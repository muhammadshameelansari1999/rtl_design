==> flow/design.v <==
module Odd_Counter(
    input Clk, Rst_l,        
    output logic [31:0] Count  
);
    always_ff @ (posedge Clk or negedge Rst_l) begin
        if (~Rst_l)
          Count <= 32'h1;  
        else
            Count <= Count + 2'h2;  
    end
endmodule
---- Step by step through the tools: Odd_Counter ----
What the tools print for Odd_Counter, step after step.
Lines are those of the file above, counted from 1.
Cell names lack the library's common part.
A cell with - has no value.
set-up
  design top .............................. Odd_Counter
  clock input ............................. Clk
  cell library ............................ sky130hd
  corner .................................. tt_025C_1v80

---- Word level ----
Yosys after proc, flatten, opt, wreduce and memory -nomap, before mapping. Enables and synchronous resets that opt folds into registers are not counted as muxes. Memory bits, and registers merged into a memory's read port (data or address), are not among the register bits. Print and check cells are not counted. Equal cells are merged and count once.
word-level totals
  register bits ........................... 32
  bits of input ports ..................... 2
  output and inout bits ................... 32
  cells after elaboration ................. 2
cells by class
  add/subtract/negate cells ............... 1
operator list
  kind                                                      number
  32-bit by 2-bit adder with 32-bit output with constant B  1

---- Longest topological paths ----
Depth = most cells in a row (Yosys ltp): at word level without a register or memory, in the mapped netlist without a sequential cell, where the memories' decode and read muxes count.
logic depth
  word-level depth ........................ 1
  ABC_AREA ................................ 0
  gate-level depth with buffers ........... 5
  depth with buffers taken out ............ 5

---- Netlist ----
The flow's flattened synthesis, as Yosys stat reports it; memories are mapped. The netlist is that of the ABC_AREA named above (0 if unset); the other value can give another one.
Totals and module areas in this step are rounded.
synthesis totals
  cell count .............................. 113
  mapped area ............................. 0.001355 mm2
  sequential part of the area ............. 0.0007757 mm2
  flip-flop cells ......................... 31
  buffers ................................. 1
cell types
  cell type  number  area in all (um2)
  dfrtp_1    31      775.744
  xnor2_1    23      201.443
  nand3_1    15      75.072
  xor2_1     6       52.55
  nand4_1    8       50.048
  nand2_1    7       26.275
  nand4_4    1       21.27
  nor4_4     1       21.27
  and2_1     3       18.768
  nor2_1     5       18.768
  and3_1     2       12.512
  ha_1       1       12.512
  nor4_2     1       12.512
  nor3_2     1       10.01
  and4_1     1       8.758
  and3_2     1       7.507
  buf_4      1       7.507
  inv_1      2       7.507
Not listed: further types 3, cells in them 3.

---- Timing after synthesis ----
Path of least setup slack by OpenSTA after synthesis, without wires, with an ideal clock, recovery checks aside; 20% of the period is set as input and as output delay. Where synthesis merged equal registers, the netlist keeps one of their names.
path after synthesis
  path type ............................... flip-flop to flip-flop
  from .................................... register Count[1]
  to ...................................... register Count[23]
  period .................................. 1.99 ns
  library setup time ...................... 0.126 ns
  time at the first pin ................... 0.000 ns
  data arrival time ....................... 1.394 ns
  required time ........................... 1.864 ns
  path slack .............................. 0.470 ns
  path delay .............................. 1.520 ns
  stages .................................. 6
  buffers on the path ..................... 0
  synthesis period reached ................ 1.52 ns
"path delay" is the arrival time less input delay plus setup time.
"stages" counts driving pins, that of a launching flip-flop among them; a cell with two outputs on the path counts twice.
"synthesis period reached" is the clock period less the worst setup slack; recovery checks do not enter. This is arithmetic on one report: input and output delays are still those of the set period (20% each).
The rows between start and end are the longest chain of elaborated cells between them; the timing report does not say that the signal goes this way. Where chains are equally long, one stands for them.
A line is the first line of the expression or statement that the cell stems from. Yosys adds cells for indexed reads and writes and turns some case tables into memories.
between the ends, after synthesis
  path through ............................ dfrtp_1 -> ha_1 -> nand3_1 -> nor3_2 -> nand4_1 -> xnor2_1
  length of the longest elaborated chain .. 1
  elaborated cells between the ends (all ways) .. 1
  RTL lines with such cells ............... 1
  those cells by class .................... 1 x add/sub
RTL lines, path after synthesis
  element                                   line  RTL
  start, declared                           3     output logic [31:0] Count
  start, assigned                           7     Count <= 32'h1;
  start, assigned                           9     Count <= Count + 2'h2;
  32-bit by 2-bit adder with 32-bit output  9
  end, assigned                             7
  end, assigned                             9
  end, declared                             3

---- Path in the finished layout ----
From the final timing report of entry A: the path of least setup slack in the routed layout; clock arrival at registers is part of the times.
path after layout
  path type ............................... flip-flop to flip-flop
  from .................................... register Count[19]
  to ...................................... register Count[31]
  period .................................. 1.24 ns
  library setup time ...................... 0.08 ns
  time at the first pin ................... 0.35 ns
  data arrival time ....................... 2.17 ns
  required time ........................... 1.51 ns
  path slack .............................. -0.66 ns
  stages .................................. 6
  buffers on the path ..................... 1
The rows between start and end are the longest chain of elaborated cells between them; the timing report does not say that the signal goes this way. Where chains are equally long, one stands for them.
between the ends, after layout
  path through ............................ dfrtp_1 -> buf_4 -> nand4_1 -> nor4_4 -> nand4_1 -> xnor2_1
  length of the longest elaborated chain .. 1
  elaborated cells between the ends (all ways) .. 1
  RTL lines with such cells ............... 1
  those cells by class .................... 1 x add/sub
RTL lines, path after layout
  element                                   line  RTL
  start, declared                           3     output logic [31:0] Count
  start, assigned                           7     Count <= 32'h1;
  start, assigned                           9     Count <= Count + 2'h2;
  32-bit by 2-bit adder with 32-bit output  9
  end, assigned                             7
  end, assigned                             9
  end, declared                             3

Hand-over note for Odd_Counter

Flow measurements of Odd_Counter on sky130hd: 2 stored runs with different settings, listed in no order. Input and output delays are each 20% of the period that was set; the output load is 0.01 pF.
"clock period achieved" is the run's clock period less its worst setup slack. It is reckoned from that one timing run; input and output delays stay at 20% of the period that was set.
"critical setup path time" is the time allowed to the run's worst setup path (the clock period less input and output delay, where it has them) less its slack. Clock arrival times count: a late capture clock shortens it, a late launch clock lengthens it.
"total power after layout": no workload was simulated; the value follows from the tool's default switching activity.
Results are given in rounded form.

---- entry A ----
settings
  period_ns = 1.24
  CORE_UTILIZATION = 46
  PLACE_DENSITY = 0.83
  CORE_MARGIN = 3
  CELL_PAD_IN_SITES_DETAIL_PLACEMENT = 0
  TNS_END_PERCENT = 45
  ABC_AREA = 0
  MIN_ROUTING_LAYER = met1
  MAX_ROUTING_LAYER = met4
  CAP_MARGIN = 20
  SLEW_MARGIN = 20
results
  critical setup path time ................ 1.90 ns
  type of the worst setup path ............ flip-flop to flip-flop
  die size ................................ 0.003633 mm2
  worst setup slack after layout .......... -0.663 ns
  total power after layout ................ 0.001678 W
  clock period achieved ................... 1.903 ns
  utilization after routing ............... 0.972
  final setup TNS ......................... -12.67 ns
  std-cell area (final layout) ............ 0.002704 mm2
  mapped cell area after synthesis ........ 0.001355 mm2

---- entry B ----
settings
  period_ns = 1.69
  CAP_MARGIN = 20
  CORE_MARGIN = 2
  CORE_UTILIZATION = 40
  SLEW_MARGIN = 20
results
  critical setup path time ................ 1.30 ns
  type of the worst setup path ............ flip-flop to output port
  die size ................................ 0.003869 mm2
  worst setup slack after layout .......... 0.048 ns
  total power after layout ................ 0.001188 W
  clock period achieved ................... 1.642 ns
  utilization after routing ............... 0.608
  final setup TNS ......................... 0.000 ns
  std-cell area (final layout) ............ 0.001998 mm2
  mapped cell area after synthesis ........ 0.001355 mm2

End of note.
